==> flow/design.v <==
module ahbslave(HCLK, HRESET,HWRITE,HREADYIN,HTRANS,HWDATA,HADDR,PIPED0,PIPED1,PIPEA0,PIPEA1,VALID,TEMP_SEL, HWRITEREG);
output reg HWRITEREG;
input HCLK,HRESET,HWRITE,HREADYIN;
input [1:0] HTRANS;
input[31:0]HWDATA,HADDR;
output VALID;
output [2:0] TEMP_SEL;
output reg[31:0] PIPED0,PIPED1,PIPEA0,PIPEA1;
parameter SEQ=2'b01;
parameter NSEQ=2'b10;
assign VALID =(HADDR>=32'h8000_0000 && HADDR<= 32'h8FFF_FFFF && HTRANS == SEQ || HTRANS == NSEQ && (HREADYIN==1) );
assign TEMP_SEL[0]=(HADDR>=32'h8000_0000)&&(HADDR<=32'h8400_0000);
assign TEMP_SEL[1]=(HADDR>32'h8400_0000)&&(HADDR<=32'h8800_00000);
assign TEMP_SEL[2]=(HADDR>32'h8800_0000)&&(HADDR<=32'h8C00_00000);
always @(posedge HCLK)
begin 
 if(HRESET==1)
begin
  PIPEA0<=32'h0;
  PIPEA1<=32'h0;
  PIPED0<=32'h0;
  PIPED1<=32'h0;
  HWRITEREG <= 0;
end
else
 begin
 PIPEA0<=HADDR;
 PIPEA1<=PIPEA0;
 PIPED0<=HWDATA;
 PIPED1<=PIPED0;
 HWRITEREG <= HWRITE;
 end
end
endmodule
module bridgetop(HCLK,HRESET,PENABLE,PWRITE,PSEL,PADDR,PWDATA,HREADYOUT,HWRITE,HREADYIN,HWDATA,HADDR,HTRANS);
input HCLK,HRESET,HWRITE,HREADYIN;
input[1:0] HTRANS;
input[31:0] HWDATA,HADDR;
output wire PENABLE,PWRITE,HREADYOUT;
output wire [2:0] PSEL;
output wire [31:0] PADDR,PWDATA;
wire w1,w7;
wire[2:0]w2;
wire[31:0]w3,w4,w5,w6;
ahbslave ahb(.HCLK(HCLK),.HWRITE(HWRITE),.HRESET(HRESET),.HREADYIN(HREADYIN),.HTRANS(HTRANS),.HWDATA(HWDATA),.HADDR(HADDR),.VALID(w1),.TEMP_SEL(w2),.PIPEA0(w3),.PIPEA1(w4),.PIPED0(w5),.PIPED1(w6), .HWRITEREG(w7));
fsmcontroller fsm(.HCLK(HCLK),.HRESETn(HRESET),.VALID(w1),.HWDATA0(w5),.HWDATA1(w6),.HADDR0(w3),.HADDR1(w4),.TEMP(w2),.PENABLE(PENABLE),.PWRITE(PWRITE),.HREADOUT(HREADYOUT),.PSEL(PSEL),.PADDR(PADDR),.PWDATA(PWDATA),.HWRITE(HWRITE),.HWRITEREG(w7));
endmodule
module fsmcontroller(HCLK,HRESETn,VALID,HWDATA0,HWDATA1,HADDR0,HADDR1,TEMP,PENABLE,PWRITE,HREADOUT,PSEL,PADDR,PWDATA,HWRITE,HWRITEREG);
input VALID,HCLK;
input HWRITE,HRESETn,HWRITEREG;
reg [2:0] nex_state, state;
input[31:0]HWDATA0,HWDATA1,HADDR0,HADDR1;
input[2:0]TEMP;
output reg PENABLE,HREADOUT,PWRITE;
output reg[2:0] PSEL;
output reg[31:0]PADDR,PWDATA;
reg hreadyout_temp, pwrite_temp, penable_temp;
reg [31:0] hrdata_temp, paddr_temp, pwdata_temp;
reg [2:0] pselx_temp;
parameter ST_IDLE = 3'b111;
parameter ST_READ = 3'b101;
parameter ST_WWAIT = 3'b010;
parameter ST_WRITE = 3'b001;
parameter ST_WENABLE = 3'b100;
parameter ST_WRITEP = 3'b110;
parameter ST_WENABLEP = 3'b011;
parameter ST_RENABLE = 3'b000;
always@(posedge HCLK)
begin
if(HRESETn)
state<=ST_IDLE;
else
state<=nex_state;
end
always@(state,VALID,HWRITE,HWRITEREG)
begin
nex_state=ST_IDLE;
case(state)
ST_IDLE:begin
	if(VALID==1 & HWRITE==1)
	nex_state=ST_WWAIT;
	else if(VALID==1 & HWRITE==0)
	nex_state=ST_READ;
	else
	nex_state=ST_IDLE;
	end
ST_WWAIT:begin
	if(VALID==1)
	nex_state=ST_WRITEP;
	else
	nex_state=ST_WRITE;
	end
ST_WRITEP:begin
	if(VALID==1)
	nex_state=ST_WENABLEP;
	else
	nex_state=ST_WENABLE;
	end
ST_WRITE:begin
	if(VALID==0)
	nex_state=ST_WENABLE;
	else
	nex_state=ST_WENABLEP;
	end
ST_WENABLEP:begin
	if(VALID==1 & HWRITEREG==1)
	nex_state=ST_WRITEP;
	else if(VALID==0 & HWRITEREG==1)
	nex_state=ST_WRITE;
	else 
	nex_state=ST_READ;
	end
ST_WENABLE:begin
	if(VALID==1 & HWRITE==0)
	nex_state=ST_READ;
	else if(VALID==1 & HWRITE==1)
	nex_state=ST_WWAIT;
	else
	nex_state=ST_IDLE;
	end
ST_READ:begin
	if(VALID==1 & HWRITE==0)
	nex_state<=ST_READ;
	else if(VALID==1 & HWRITE==1)
	nex_state=ST_WWAIT;
	else
	nex_state=ST_IDLE;
	end
ST_RENABLE: begin
	if(VALID==1 &HWRITE==0)
	nex_state=ST_READ;
	else if(VALID==1 & HWRITE==1)
	nex_state=ST_WWAIT;
	else
	nex_state=ST_IDLE;
	end 
endcase
end
always@(*)
begin
{hreadyout_temp, penable_temp, pwrite_temp,  pselx_temp, paddr_temp, pwdata_temp, hrdata_temp} = 0;
 case(state)
ST_IDLE: begin
	hreadyout_temp = 1;
	penable_temp=0;
	pselx_temp=0;
	end
ST_READ: begin
	paddr_temp = HADDR0;
	pselx_temp = TEMP;
	hreadyout_temp = 0;
	end
ST_WWAIT: begin
	hreadyout_temp = 1;
	end	
ST_WRITE: begin 
	paddr_temp = HADDR0;
	pselx_temp = TEMP;	
	pwrite_temp = 1;
	penable_temp = 1;
	hreadyout_temp = 1;
	pwdata_temp = HWDATA0;   
	end
ST_WENABLE: begin
	penable_temp = 1;
	pwrite_temp = 1;   
	pwdata_temp = HWDATA0;
	paddr_temp = HADDR1;
	pselx_temp = TEMP;
	hreadyout_temp = 1;
	end
ST_WRITEP: begin
	paddr_temp = HADDR0;
	pselx_temp = TEMP;
	pwrite_temp = 1;
	penable_temp = 1;
	pwdata_temp = HWDATA0;
	hreadyout_temp = 1;
	end
ST_WENABLEP: begin 
	hreadyout_temp = 1;
	pwrite_temp = 1;
	penable_temp = 1;
	pwdata_temp = HWDATA0;
	paddr_temp = HADDR1;
	pselx_temp = TEMP;
	end
ST_RENABLE: begin
	penable_temp = 1;
	paddr_temp = HADDR1;
	pselx_temp = TEMP;
	hreadyout_temp = 1;
	end
endcase
end
always@(posedge HCLK)
begin
if (HRESETn)
{PENABLE,PWRITE,PSEL,PADDR,PWDATA,HREADOUT} = 0;
else
PENABLE <= penable_temp;
PWRITE <= pwrite_temp;
PSEL <= pselx_temp;
PADDR <= paddr_temp;
PWDATA <= pwdata_temp;
HREADOUT <= hreadyout_temp;
end
endmodule
# Reports on bridgetop
# What the tools print for bridgetop, step after step.
# Lines are those of the file above, counted from 1.
# Not given: --
# design
top_module	bridgetop
clk_port	HCLK
lib	sky130hd
pvt_corner	tt_025C_1v80

# Elaborated design
# Counts by Yosys on the flattened word-level netlist (proc, flatten, opt, wreduce; memories kept). Register bits leave out memories and registers merged into their read ports (data or address); mux counts leave out enables and synchronous resets folded into registers. Print and check cells are left out. Cells with the same type and inputs are merged into one.
# op_classes
cmp	7
n_eq	9
n_mux	15
bitwise	6
reduce_and_logical	19
# ops
cell	n
32-bit <= comparator with constant B	4
32-bit case mux with 3-bit select	1
32-bit > comparator with constant B	2
32-bit case mux with 2-bit select	1
32-bit >= comparator with constant B	1
3-bit two-way mux	7
3-bit case mux with 5-bit select	1
3-bit equality test with constant B	4
3-bit OR reduction	4
4-bit OR reduction	2
7-bit OR reduction	1
1-bit logical AND	6
3-bit by 2-bit equality test with 1-bit output with constant B	2
6-bit OR reduction	1
3-bit case mux with 2-bit select	1
1-bit case mux with 2-bit select	3
5-bit OR reduction	1
1-bit AND	4
2-bit OR reduction	2
3-bit by 1-bit equality test with 1-bit output with constant B	1
3-bit logical NOT	1
1-bit inverter	2
2-bit by 1-bit equality test with 1-bit output with constant B	1
2-bit equality test with constant B	1
2-bit two-way mux	1
1-bit logical OR	1
# bits
regBits	170
in_bits	70
out_inout_bits	70

# Longest topological paths
# Depth = most cells in a row (Yosys ltp): at word level without a register or memory, in the mapped netlist without a sequential cell, where the memories' decode and read muxes count.
# depth
word_depth	9
ABC_AREA	0
ltp_mapped	4
mapped_depth_nobuf	4

# Mapped cells and area
# Yosys stat after the flow's synthesis: flattened, memories mapped to cells. It holds for the ABC_AREA given above (unset counts as 0); a run with the other value may have another netlist.
# The area totals of this step are shown rounded.
# by_type
type	n	area_total_um2
sky130_fd_sc_hd__dfxtp_1	174	3.48E+03
sky130_fd_sc_hd__nor2b_1	99	619.344
sky130_fd_sc_hd__a22o_1	32	280.269
sky130_fd_sc_hd__and2_1	32	200.192
sky130_fd_sc_hd__clkbuf_1	18	67.565
sky130_fd_sc_hd__nor4_1	6	37.536
sky130_fd_sc_hd__nor4b_2	2	30.029
sky130_fd_sc_hd__nor3_1	5	25.024
sky130_fd_sc_hd__nor4_4	1	21.27
sky130_fd_sc_hd__or3_1	3	18.768
sky130_fd_sc_hd__a21oi_1	3	15.014
sky130_fd_sc_hd__buf_1	4	15.014
sky130_fd_sc_hd__nand4_1	2	12.512
sky130_fd_sc_hd__nand2_1	3	11.261
sky130_fd_sc_hd__nor2_1	3	11.261
sky130_fd_sc_hd__or4_4	1	11.261
sky130_fd_sc_hd__o32a_1	1	10.01
sky130_fd_sc_hd__and4_1	1	8.758
# Other cell types: 12; their cells: 13.
# mapped
cells	403
synth_area_um2	5000
ffs	174
n_buf	22
# The figures by module come from a second, unflattened synthesis with its own total; it is not the netlist above.
# unflattened
cells_unflattened	473
area_unflattened_um2	5800
# Rows give one instance, submodules left out.
# modules
mod	instances	n_cells	mod_area_um2	seq_area_um2
ahbslave	1	296	3600	2600
fsmcontroller	1	177	2200	1500
bridgetop	1	0	0.0	0.0

# Worst setup path after synthesis
# OpenSTA on the mapped netlist: ideal clock, no wires. The path of least setup slack (recovery checks aside). Input and output delay are each 20% of the period. Register names are those of the netlist, which keeps one name where synthesis merged equal registers.
# synth_path
kind	input -> register
start	input port HADDR[12]
end	register fsm.PSEL[2]
period_ns	2.57
input_delay_ns	0.514
setup_ns	0.087
launch_ns	0.514
arrival_ns	1.642
t_required_ns	2.483
slack_ns	0.841
path_delay_ns	1.215
stages	4
n_path_buf	0
period_less_setup_slack_ns	1.729
# "path_delay_ns" = arrival - input delay + setup time.
# "stages": output pins that drive a net of the path, with the launching flip-flop's if there is one; two outputs of one cell count as two.
# "period_less_setup_slack_ns" = period - worst setup slack (recovery checks aside). The figure is calculated, with input and output delays left at 20% of the set period.
# The rows between start and end are the longest chain of elaborated cells between them; the timing report does not say that the signal goes this way. Where chains are equally long, one stands for them.
# Each line given opens the expression or statement behind the cell; cells for indexed reads and writes are added by Yosys, which also makes memories of some case tables.
# synth_between
cell_sequence	sky130_fd_sc_hd__or4_4 sky130_fd_sc_hd__nor4_4 sky130_fd_sc_hd__a31oi_1 sky130_fd_sc_hd__nor4b_2
elab_chain_cells	3
# synth_lines
item	line	text
start: declaration	38	input[31:0] HWDATA,HADDR;
32-bit > comparator	14	assign TEMP_SEL[2]=(HADDR>32'h8800_0000)&&(HADDR<=32'h8C00_00000);
1-bit logical AND	14
3-bit case mux with 2-bit select	142	case(state)
end: assignment	203	PSEL <= pselx_temp;
end: declaration	55	output reg[2:0] PSEL;

# Timing after layout
# From the final timing report of entry A: the path of least setup slack in the routed layout; clock arrival at registers is part of the times.
# layout_path
kind	input -> register
start	input port HADDR[3]
end	register fsm.PSEL[2]
period_ns	1.4
input_delay_ns	0.28
setup_ns	0.08
launch_ns	0.28
arrival_ns	1.65
t_required_ns	1.73
slack_ns	0.07
stages	6
n_path_buf	2
# The rows between start and end are the longest chain of elaborated cells between them; the timing report does not say that the signal goes this way. Where chains are equally long, one stands for them.
# layout_between
cell_sequence	sky130_fd_sc_hd__dlygate4sd2_1 sky130_fd_sc_hd__nor4_4 sky130_fd_sc_hd__buf_4 sky130_fd_sc_hd__and4_4 sky130_fd_sc_hd__a31oi_2 sky130_fd_sc_hd__nor4b_2
elab_chain_cells	3
# layout_lines
item	line	text
start: declaration	38	input[31:0] HWDATA,HADDR;
32-bit > comparator	14	assign TEMP_SEL[2]=(HADDR>32'h8800_0000)&&(HADDR<=32'h8C00_00000);
1-bit logical AND	14
3-bit case mux with 2-bit select	142	case(state)
end: assignment	203	PSEL <= pselx_temp;
end: declaration	55	output reg[2:0] PSEL;

# Stored flow runs of bridgetop (2 of them; Yosys, OpenROAD, sky130hd). They differ in their settings and are not a sequence. Constraints: input delay and output delay 20% of the set period each, output load 0.01 pF.
# By "total_power_mw" is meant OpenSTA's value without simulated activity: inputs other than the clock are taken to toggle once in ten clock periods, and the tool carries that through the logic.
# The measured numbers are rounded.
# Settings: -- = not set for that run.
run name	period_ns	CORE_UTILIZATION	SETUP_SLACK_MARGIN	PLACE_DENSITY_LB_ADDON	TNS_END_PERCENT	CTS_CLUSTER_SIZE	CAP_MARGIN	MAX_ROUTING_LAYER	CORE_MARGIN	SLEW_MARGIN	PLACE_DENSITY	CELL_PAD_IN_SITES_DETAIL_PLACEMENT	GPL_TIMING_DRIVEN	CTS_CLUSTER_DIAMETER	synth_area_um2	design.die.area_um2	finish.stdcell_area_um2	setup_worst_slack_ns	fin_tns_ns	worst_hold_slack_ns	total_power_mw
entry A	1.4	29	0.1	0.19	10	64	5	met4	2	20	--	--	--	--	5000	18000	7300	0.075	0.000	0.084	10
entry B	2.58	21	-0.24	--	85	51	35	--	2	20	0.53	0	0	290	5000	25000	7300	0.47	0.000	0.42	5.6
